==> flow/design.v <==
module flash2sram(
    input clk,
    input reset,
    output reg ready,
    output [21:0] flashAddr,
    input [7:0] flashData,
    output flash_oe,
    output flash_we,
    output flash_ce,
    output reg flash_rst,
    output [17:0] sramAddr,
    output [15:0] sramData,
    output sram_oe,
    output reg sram_we,
    output sram_ub,
    output sram_lb,
    output sram_ce
);
    reg [18:0] memAddr;
    assign sramAddr = memAddr[18:1];
    assign flashAddr = { 3'b0, memAddr };
    assign sram_oe = 1'b1;
    assign sram_ce = 1'b0;
    assign flash_oe = 1'b0;
    assign flash_we = 1'b1;
    assign flash_ce = 1'b0;
    reg [1:0] counter;
    assign sramData = { flashData, flashData };
    assign sram_ub  = ~memAddr[0];
    assign sram_lb  = memAddr[0];
    always @(posedge clk)
    begin
        if (reset) begin 
            counter <= 0;
            flash_rst <= 0;
        end else begin 
            counter <= counter + 2'b1;
            flash_rst <= 1;
        end
    end
    always @(posedge clk)
    begin
        if (reset) begin 
            memAddr <= 19'h7FFFF;
            ready <= 0;
            sram_we <= 1'b1;
        end else if (memAddr == 19'd307200) begin 
            ready <= 1;
            sram_we <= 1'b1;
        end else if (counter == 2'b01) begin 
            memAddr <= memAddr + 19'b1;
            ready <= 0;
            sram_we <= 1'b1;
        end else if (counter == 2'b10) begin
            sram_we <= 1'b0;
        end else if (counter == 2'b11 || counter == 2'b00) begin
            sram_we <= 1'b1;
        end
    end
endmodule
### Step by step through the tools: flash2sram

Tool output for the design above, in the order of the flow.
Line numbers count from 1 in the design file above.
The mark - stands for no value.

| set-up | value |
|---|---|
| top | flash2sram |
| clock port | clk |
| standard-cell library | sky130hd |
| library corner | tt_025C_1v80 |

### Elaborated design

Counts by Yosys on the flattened word-level netlist (proc, flatten, opt, wreduce; memories kept). Register bits leave out memories and registers merged into their read ports (data or address). Print and check cells are left out. Cells with the same type and inputs are merged into one.

| word-level totals | value |
|---|---|
| word-level cells | 24 |
| output and inout bits | 66 |
| bits of input ports | 10 |
| flip-flop bits (word level) | 24 |

| cells by class | value |
|---|---|
| reductions and logical operators | 6 |
| muxes and demuxes | 5 |
| eq/ne operators | 4 |
| bitwise operators | 2 |
| add/subtract/negate cells | 2 |

Operators with widths:

| operator | count |
|---|---|
| adder 19 x 1 -> 19 bit (second input constant) | 1 |
| equality test 19 bit (second input constant) | 1 |
| two-way mux 1 bit | 5 |
| equality test 2 bit (second input constant) | 2 |
| nonzero test 2 bit | 2 |
| OR reduction 3 bit | 1 |
| NOT 1 bit | 2 |
| adder 2 x 1 -> 2 bit (second input constant) | 1 |
| equality test 2 x 1 -> 1 bit (second input constant) | 1 |
| logical NOT 2 bit | 1 |
| AND reduction 2 bit | 1 |
| logical OR 1 bit | 1 |

### Logic depth

Yosys ltp: most cells in a row. Word level: on the elaborated netlist, between registers, memories and ports. Mapped: between sequential cells and ports; inverters and the memories' decode and read muxes count.

| depth | value |
|---|---|
| depth in word-level cells | 4 |
| ABC_AREA | 0 |
| depth in mapped cells | 6 |
| gate-level depth less buffers | 6 |

### Synthesis result

Yosys stat after the flow's synthesis: flattened, memories mapped to cells. It holds for the ABC_AREA given above (unset counts as 0); a run with the other value may have another netlist.
Totals and module areas in this step are rounded.

Cells by type:

| cell type | count | total area (µm²) |
|---|---|---|
| sky130_fd_sc_hd__dfxtp_1 | 24 | 480.461 |
| sky130_fd_sc_hd__buf_4 | 43 | 322.81 |
| sky130_fd_sc_hd__mux2i_1 | 7 | 70.067 |
| sky130_fd_sc_hd__nand2_1 | 18 | 67.565 |
| sky130_fd_sc_hd__ha_1 | 5 | 62.56 |
| sky130_fd_sc_hd__nor2_1 | 13 | 48.797 |
| sky130_fd_sc_hd__nand3_1 | 7 | 35.034 |
| sky130_fd_sc_hd__xor2_1 | 4 | 35.034 |
| sky130_fd_sc_hd__nand4_1 | 5 | 31.28 |
| sky130_fd_sc_hd__or4_1 | 4 | 30.029 |
| sky130_fd_sc_hd__inv_1 | 7 | 26.275 |
| sky130_fd_sc_hd__nor2b_1 | 4 | 25.024 |
| sky130_fd_sc_hd__nor3_1 | 4 | 20.019 |
| sky130_fd_sc_hd__and4_1 | 2 | 17.517 |
| sky130_fd_sc_hd__xnor2_1 | 2 | 17.517 |
| sky130_fd_sc_hd__a211oi_1 | 2 | 15.014 |
| sky130_fd_sc_hd__o21ai_0 | 3 | 15.014 |
| sky130_fd_sc_hd__o31ai_1 | 2 | 15.014 |

Not listed: further types 16, cells in them 20.

| mapped netlist | value |
|---|---|
| cell area after synthesis | 1500 µm² |
| cell count | 176 |
| mapped flip-flops | 24 |
| buffers | 46 |
| area of sequential cells | 480 µm² |

### Path before layout

OpenSTA on the mapped netlist: ideal clock, no wires. The path of least setup slack (recovery checks aside). Input and output delay are each 20% of the period. Register names are those of the netlist, which keeps one name where synthesis merged equal registers.

| timing path after synthesis | value |
|---|---|
| kind | register -> register |
| from | reg memAddr[0] |
| to | reg memAddr[16] |
| period | 2.05 ns |
| buffers on the path | 0 |
| path slack | 0.289 ns |
| launch time at the first pin | 0.000 ns |
| arrival time | 1.689 ns |
| delay of the path | 1.761 ns |
| setup time | 0.072 ns |
| required time | 1.978 ns |
| driving pins on the path | 6 |
| synthesis period reached | 1.761 ns |

"delay of the path" is the arrival time less input delay plus setup time.
"driving pins on the path" counts driving pins, that of a launching flip-flop among them; a cell with two outputs on the path counts twice.
"synthesis period reached" is the clock period less the worst setup slack; recovery checks do not enter. This is arithmetic on one report: input and output delays are still those of the set period (20% each).
The rows between start and end are the longest chain of elaborated cells between them; the timing report does not say that the signal goes this way. Where chains are equally long, one stands for them.
Each line given opens the expression or statement behind the cell; cells for indexed reads and writes are added by Yosys, which also makes memories of some case tables.

| between the ends, after synthesis | value |
|---|---|
| cell sequence | sky130_fd_sc_hd__dfxtp_1 > sky130_fd_sc_hd__ha_1 > sky130_fd_sc_hd__nand2_1 > sky130_fd_sc_hd__or4_4 > sky130_fd_sc_hd__nor3_1 > sky130_fd_sc_hd__mux2i_1 |
| length of the longest elaborated chain | 3 |
| elaborated cells on any way between the ends | 4 |
| source lines of those cells | 2 |
| classes of those cells | 1 x add/sub; 1 x eq/ne; 1 x logic; 1 x reduce/logical |

Ends and longest elaborated chain, after synthesis:

| what | line | text |
|---|---|---|
| start, declared | 19 | `reg [18:0] memAddr;` |
| start, assigned | 44 | `memAddr <= 19'h7FFFF;` |
| start, assigned | 51 | `memAddr <= memAddr + 19'b1;` |
| equality test 19 bit | 47 | `end else if (memAddr == 19'd307200) begin` |
| NOT 1 bit | - |  |
| AND reduction 2 bit | - |  |
| end, assigned | 44 |  |
| end, assigned | 51 |  |
| end, declared | 19 |  |

### Worst path after layout

Path of least setup slack in the final report of flow run A (OpenROAD, finished layout, wires in). Where an end is a register, its clock arrival counts in the times.

| timing path post-layout | value |
|---|---|
| kind | register -> register |
| from | reg counter[0] |
| to | reg memAddr[16] |
| launch time at the first pin | 0.26 ns |
| setup time | 0.06 ns |
| required time | 2.18 ns |
| period | 1.98 ns |
| buffers on the path | 0 |
| path slack | 0.18 ns |
| driving pins on the path | 6 |
| arrival time | 2.00 ns |

The rows between start and end are the longest chain of elaborated cells between them; the timing report does not say that the signal goes this way. Where chains are equally long, one stands for them.

| between the ends, post-layout | value |
|---|---|
| cell sequence | sky130_fd_sc_hd__dfxtp_1 > sky130_fd_sc_hd__ha_2 > sky130_fd_sc_hd__nand2_1 > sky130_fd_sc_hd__or4_4 > sky130_fd_sc_hd__nor3_1 > sky130_fd_sc_hd__mux2i_1 |
| length of the longest elaborated chain | 2 |
| elaborated cells on any way between the ends | 2 |
| source lines of those cells | 1 |
| classes of those cells | 1 x eq/ne; 1 x reduce/logical |

Ends and longest elaborated chain, post-layout:

| what | line | text |
|---|---|---|
| start, declared | 27 | `reg [1:0] counter;` |
| start, assigned | 34 | `counter <= 0;` |
| start, assigned | 37 | `counter <= counter + 2'b1;` |
| equality test 2 x 1 -> 1 bit | 50 | `end else if (counter == 2'b01) begin` |
| AND reduction 2 bit | - |  |
| end, assigned | 44 | `memAddr <= 19'h7FFFF;` |
| end, assigned | 51 | `memAddr <= memAddr + 19'b1;` |
| end, declared | 19 | `reg [18:0] memAddr;` |

Hand-over note for flash2sram

Stored flow runs of flash2sram (2 of them; Yosys, OpenROAD, sky130hd). They differ in their settings and are not a sequence. Constraints: input delay and output delay 20% of the set period each, output load 0.01 pF.
"period reached": clock period set for the run, less the worst setup slack. It is reckoned from that one timing run; input and output delays stay at 20% of the period that was set.
"critical setup path time" means the part of the period allowed to the worst setup path (the constraints hold back 20% at inputs and 20% at outputs) less its slack; where the path has registers, the arrival times of their clocks count too.
"total power after layout": no workload was simulated; the value follows from the tool's default switching activity.
Values from the reports are rounded here.
Among the settings, - means not set for that run.

| setting or result | flow run A | flow run B |
|---|---|---|
| period_ns | 1.98 | 1.38 |
| CAP_MARGIN | 20 | 30 |
| CORE_MARGIN | 2 | 2 |
| CORE_UTILIZATION | 40 | 27 |
| SLEW_MARGIN | 20 | 20 |
| SETUP_SLACK_MARGIN | - | 0.36 |
| PLACE_DENSITY_LB_ADDON | - | 0.28 |
| CELL_PAD_IN_SITES_GLOBAL_PLACEMENT | - | 1 |
| CELL_PAD_IN_SITES_DETAIL_PLACEMENT | - | 1 |
| TNS_END_PERCENT | - | 95 |
| GPL_TIMING_DRIVEN | - | 0 |
| GPL_ROUTABILITY_DRIVEN | - | 0 |
| CTS_CLUSTER_DIAMETER | - | 248 |
| MIN_ROUTING_LAYER | - | met2 |
| overall die area (µm²) | 4200 | 6100 |
| critical setup path time (ns) | 1.80 | 1.67 |
| worst path kind | register -> register | register -> register |
| total power after layout (W) | 0.0015 | 0.0035 |
| worst hold slack (ns) | 0.48 | 0.36 |
| period reached (ns) | 1.804 | 1.668 |
| worst slack on setup checks (ns) | 0.18 | -0.29 |
| utilization of the finished layout (%) | 48 | 61 |
| cell area after synthesis (µm²) | 1500 | 1500 |
| post-route setup TNS (ns) | 0.000 | -3.0 |
| standard-cell area of the final layout (µm²) | 1700 | 3200 |

End of note.
