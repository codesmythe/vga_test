==> flow/design.v <==
module hvsync_generator(clk, reset, hsync, vsync, display_on, display_addr, load_shifter);
  input clk;
  input reset;
  output hsync, vsync;
  output display_on;
  output reg [18:0] display_addr;
  output load_shifter;
  parameter H_DISPLAY       = 640;  
  parameter H_BACK          =  45;  
  parameter H_FRONT         =  20;  
  parameter H_SYNC          =  95;  
  parameter V_DISPLAY       = 480;  
  parameter V_TOP           =  32;  
  parameter V_BOTTOM        =  14;  
  parameter V_SYNC          =   2;  
  parameter H_SYNC_START    = H_DISPLAY + H_FRONT;
  parameter H_SYNC_END      = H_DISPLAY + H_FRONT + H_SYNC - 1;
  parameter H_MAX           = H_DISPLAY + H_BACK + H_FRONT + H_SYNC - 1;
  parameter V_SYNC_START    = V_DISPLAY + V_BOTTOM;
  parameter V_SYNC_END      = V_DISPLAY + V_BOTTOM + V_SYNC - 1;
  parameter V_MAX           = V_DISPLAY + V_TOP + V_BOTTOM + V_SYNC - 1;
  reg display_on, display_on_early;
  reg [9:0] hpos;
  reg [9:0] vpos;
  reg [3:0] pixel_counter;
  always @(posedge clk)
  begin
    if (reset) begin
      hpos <= H_MAX;
      vpos <= V_MAX;
      pixel_counter <= 4'd15;
    end else if (clk) begin
      if (hpos == H_MAX) begin
        hpos <= 0;
	pixel_counter <= 0;
        if (vpos == V_MAX) vpos <= 0;
        else vpos <= vpos + 10'b1;
    end else begin
	hpos <= hpos + 10'b1;
	pixel_counter <= pixel_counter + 4'b1;
    end
    end
  end
  assign hsync = hpos >= H_SYNC_START && hpos <= H_SYNC_END;
  assign vsync = vpos >= V_SYNC_START && vpos <= V_SYNC_END;
  assign load_shifter = (pixel_counter == 0);
  always @(posedge clk)
  begin
    if (clk) begin
      display_on_early <= ((hpos < H_DISPLAY-2) || (hpos == H_MAX) || (hpos  == H_MAX-1)) && (vpos < V_DISPLAY);
      display_on <= display_on_early;
    end
  end
  always @(posedge clk)
  begin
    if (reset) display_addr <= 0;
    else if (clk && (vpos == V_MAX)) display_addr <= 0;
    else if (clk && display_on_early) display_addr <= display_addr + 1;
  end
endmodule
Tool chain data of hvsync_generator
The steps from the RTL of hvsync_generator to its reports follow in flow order.
Line numbers count from 1 in the design file above.
Cell names lack the library's common part.
Not given: --
- design top: hvsync_generator
- clock: clk
- library: sky130hd
- corner: tt_025C_1v80

Word-level counts
Counts by Yosys on the flattened word-level netlist (proc, flatten, opt, wreduce; memories kept). Register bits leave out memories and registers merged into their read ports (data or address); mux counts leave out enables and synchronous resets folded into registers. Print and check cells are left out. Cells with the same type and inputs are merged into one.
- noted $add $sub $neg: 4
- multiplexer cells at 3
- reduce/logical cells at 10
- noted equal/unequal tests: 3
- noted $lt $le $gt $ge: 6
- operator list (kind ; count):
    10-bit equality test (second input constant) ; 3
    10-bit by 1-bit adder with 10-bit output (second input constant) ; 2
    10-bit 2-to-1 mux ; 2
    19-bit by 1-bit adder with 19-bit output (second input constant) ; 1
    10-bit greater-or-equal comparator (second input constant) ; 1
    10-bit <= comparator (second input constant) ; 1
    10-bit less-than comparator (second input constant) ; 1
    10-bit by 9-bit greater-or-equal comparator with 1-bit output (second input constant) ; 1
    10-bit by 9-bit <= comparator with 1-bit output (second input constant) ; 1
    10-bit by 9-bit less-than comparator with 1-bit output (second input constant) ; 1
    1-bit logical AND ; 5
    4-bit by 1-bit adder with 4-bit output (second input constant) ; 1
    4-bit zero test ; 1
    4-bit 2-to-1 mux ; 1
    1-bit logical OR ; 2
    2-bit AND reduction ; 1
    2-bit OR reduction ; 1
- elaborated cells: 32
- bits of input ports at 2
- flip-flop bits (word level) at 45

Longest topological paths
Yosys ltp: most cells in a row. Word level: on the elaborated netlist, between registers, memories and ports. Mapped: between sequential cells and ports; inverters and the memories' decode and read muxes count.
- word-level depth at 4
- ABC_AREA: 0
- gate-level depth with buffers at 7
- depth with buffers taken out: 5

Netlist
Yosys stat after the flow's synthesis: flattened, memories mapped to cells. It holds for the ABC_AREA given above (unset counts as 0); a run with the other value may have another netlist.
Totals and module areas in this step are rounded.
- cells by type (type ; count):
    dfxtp_1 ; 45
    xor2_1 ; 14
    o21ai_0 ; 22
    ha_1 ; 8
    a21oi_1 ; 19
    nor2_1 ; 21
    nand3_1 ; 14
    nand4_1 ; 10
    and4_1 ; 7
    xnor2_1 ; 7
    nand2_1 ; 15
    and3_1 ; 8
    inv_1 ; 10
    a221o_1 ; 3
    clkbuf_1 ; 8
    or3_1 ; 4
    a21o_1 ; 3
    or3_2 ; 3
Not listed: further types 23, cells in them 32.
- cell count at 253
- sequential area: 901 um^2
- noted flip-flops: 45
- mapped area at 2180 um^2

hvsync_generator: 2 stored runs of the Yosys and OpenROAD flow on sky130hd. The settings differ; the order carries no meaning. The constraints put input and output delay at 20% of the set period each and load the outputs with 0.01 pF.

Flow run 1

==> flow/run.sh <==
#!/bin/bash
# the make line also repeats the synthesis and layout settings of config.mk as NAME=value (left out here)
make -C /OpenROAD-flow-scripts/flow DESIGN_CONFIG=/design/flow/config.mk WORK_HOME=/design/flow/orfs CLKGATE_MAP_FILE= finish
==> flow/config.mk <==
export PLATFORM = sky130hd
export DESIGN_NAME = hvsync_generator
export DESIGN_NICKNAME = hvsync_generator
export VERILOG_FILES = /design/flow/design.v
export SDC_FILE = /design/flow/constraint.sdc
export NUM_CORES = 4
export LEC_CHECK = 0
export CAP_MARGIN = 25
export CORE_MARGIN = 2
export CORE_UTILIZATION = 21
export CTS_CLUSTER_DIAMETER = 339
export CTS_CLUSTER_SIZE = 75
export PLACE_DENSITY_LB_ADDON = 0.13
export SETUP_SLACK_MARGIN = 0.34
export SLEW_MARGIN = 20
==> flow/constraint.sdc <==
create_clock -name core_clock -period 1.89 [get_ports {clk}]
set_input_delay 0.3780 -clock core_clock [delete_from_list [all_inputs] [get_ports {clk}]]
set_output_delay 0.3780 -clock core_clock [all_outputs]
set_load 0.01 [all_outputs]

Flow run 1: incomplete, clock tree synthesis halted on a tool error.

Flow run 2

==> flow/run.sh <==
#!/bin/bash
# the make line also repeats the synthesis and layout settings of config.mk as NAME=value (left out here)
make -C /OpenROAD-flow-scripts/flow DESIGN_CONFIG=/design/flow/config.mk WORK_HOME=/design/flow/orfs CLKGATE_MAP_FILE= finish
==> flow/config.mk <==
export PLATFORM = sky130hd
export DESIGN_NAME = hvsync_generator
export DESIGN_NICKNAME = hvsync_generator
export VERILOG_FILES = /design/flow/design.v
export SDC_FILE = /design/flow/constraint.sdc
export NUM_CORES = 4
export LEC_CHECK = 0
export ABC_AREA = 0
export CAP_MARGIN = 20
export CELL_PAD_IN_SITES_DETAIL_PLACEMENT = 2
export CORE_MARGIN = 10
export CORE_UTILIZATION = 34
export GPL_ROUTABILITY_DRIVEN = 1
export PLACE_DENSITY_LB_ADDON = 0.08
export SETUP_SLACK_MARGIN = 0.24
export SLEW_MARGIN = 20
==> flow/constraint.sdc <==
create_clock -name core_clock -period 2.89 [get_ports {clk}]
set_input_delay 0.5780 -clock core_clock [delete_from_list [all_inputs] [get_ports {clk}]]
set_output_delay 0.5780 -clock core_clock [all_outputs]
set_load 0.01 [all_outputs]

Flow run 2: incomplete, clock tree synthesis halted on a tool error.
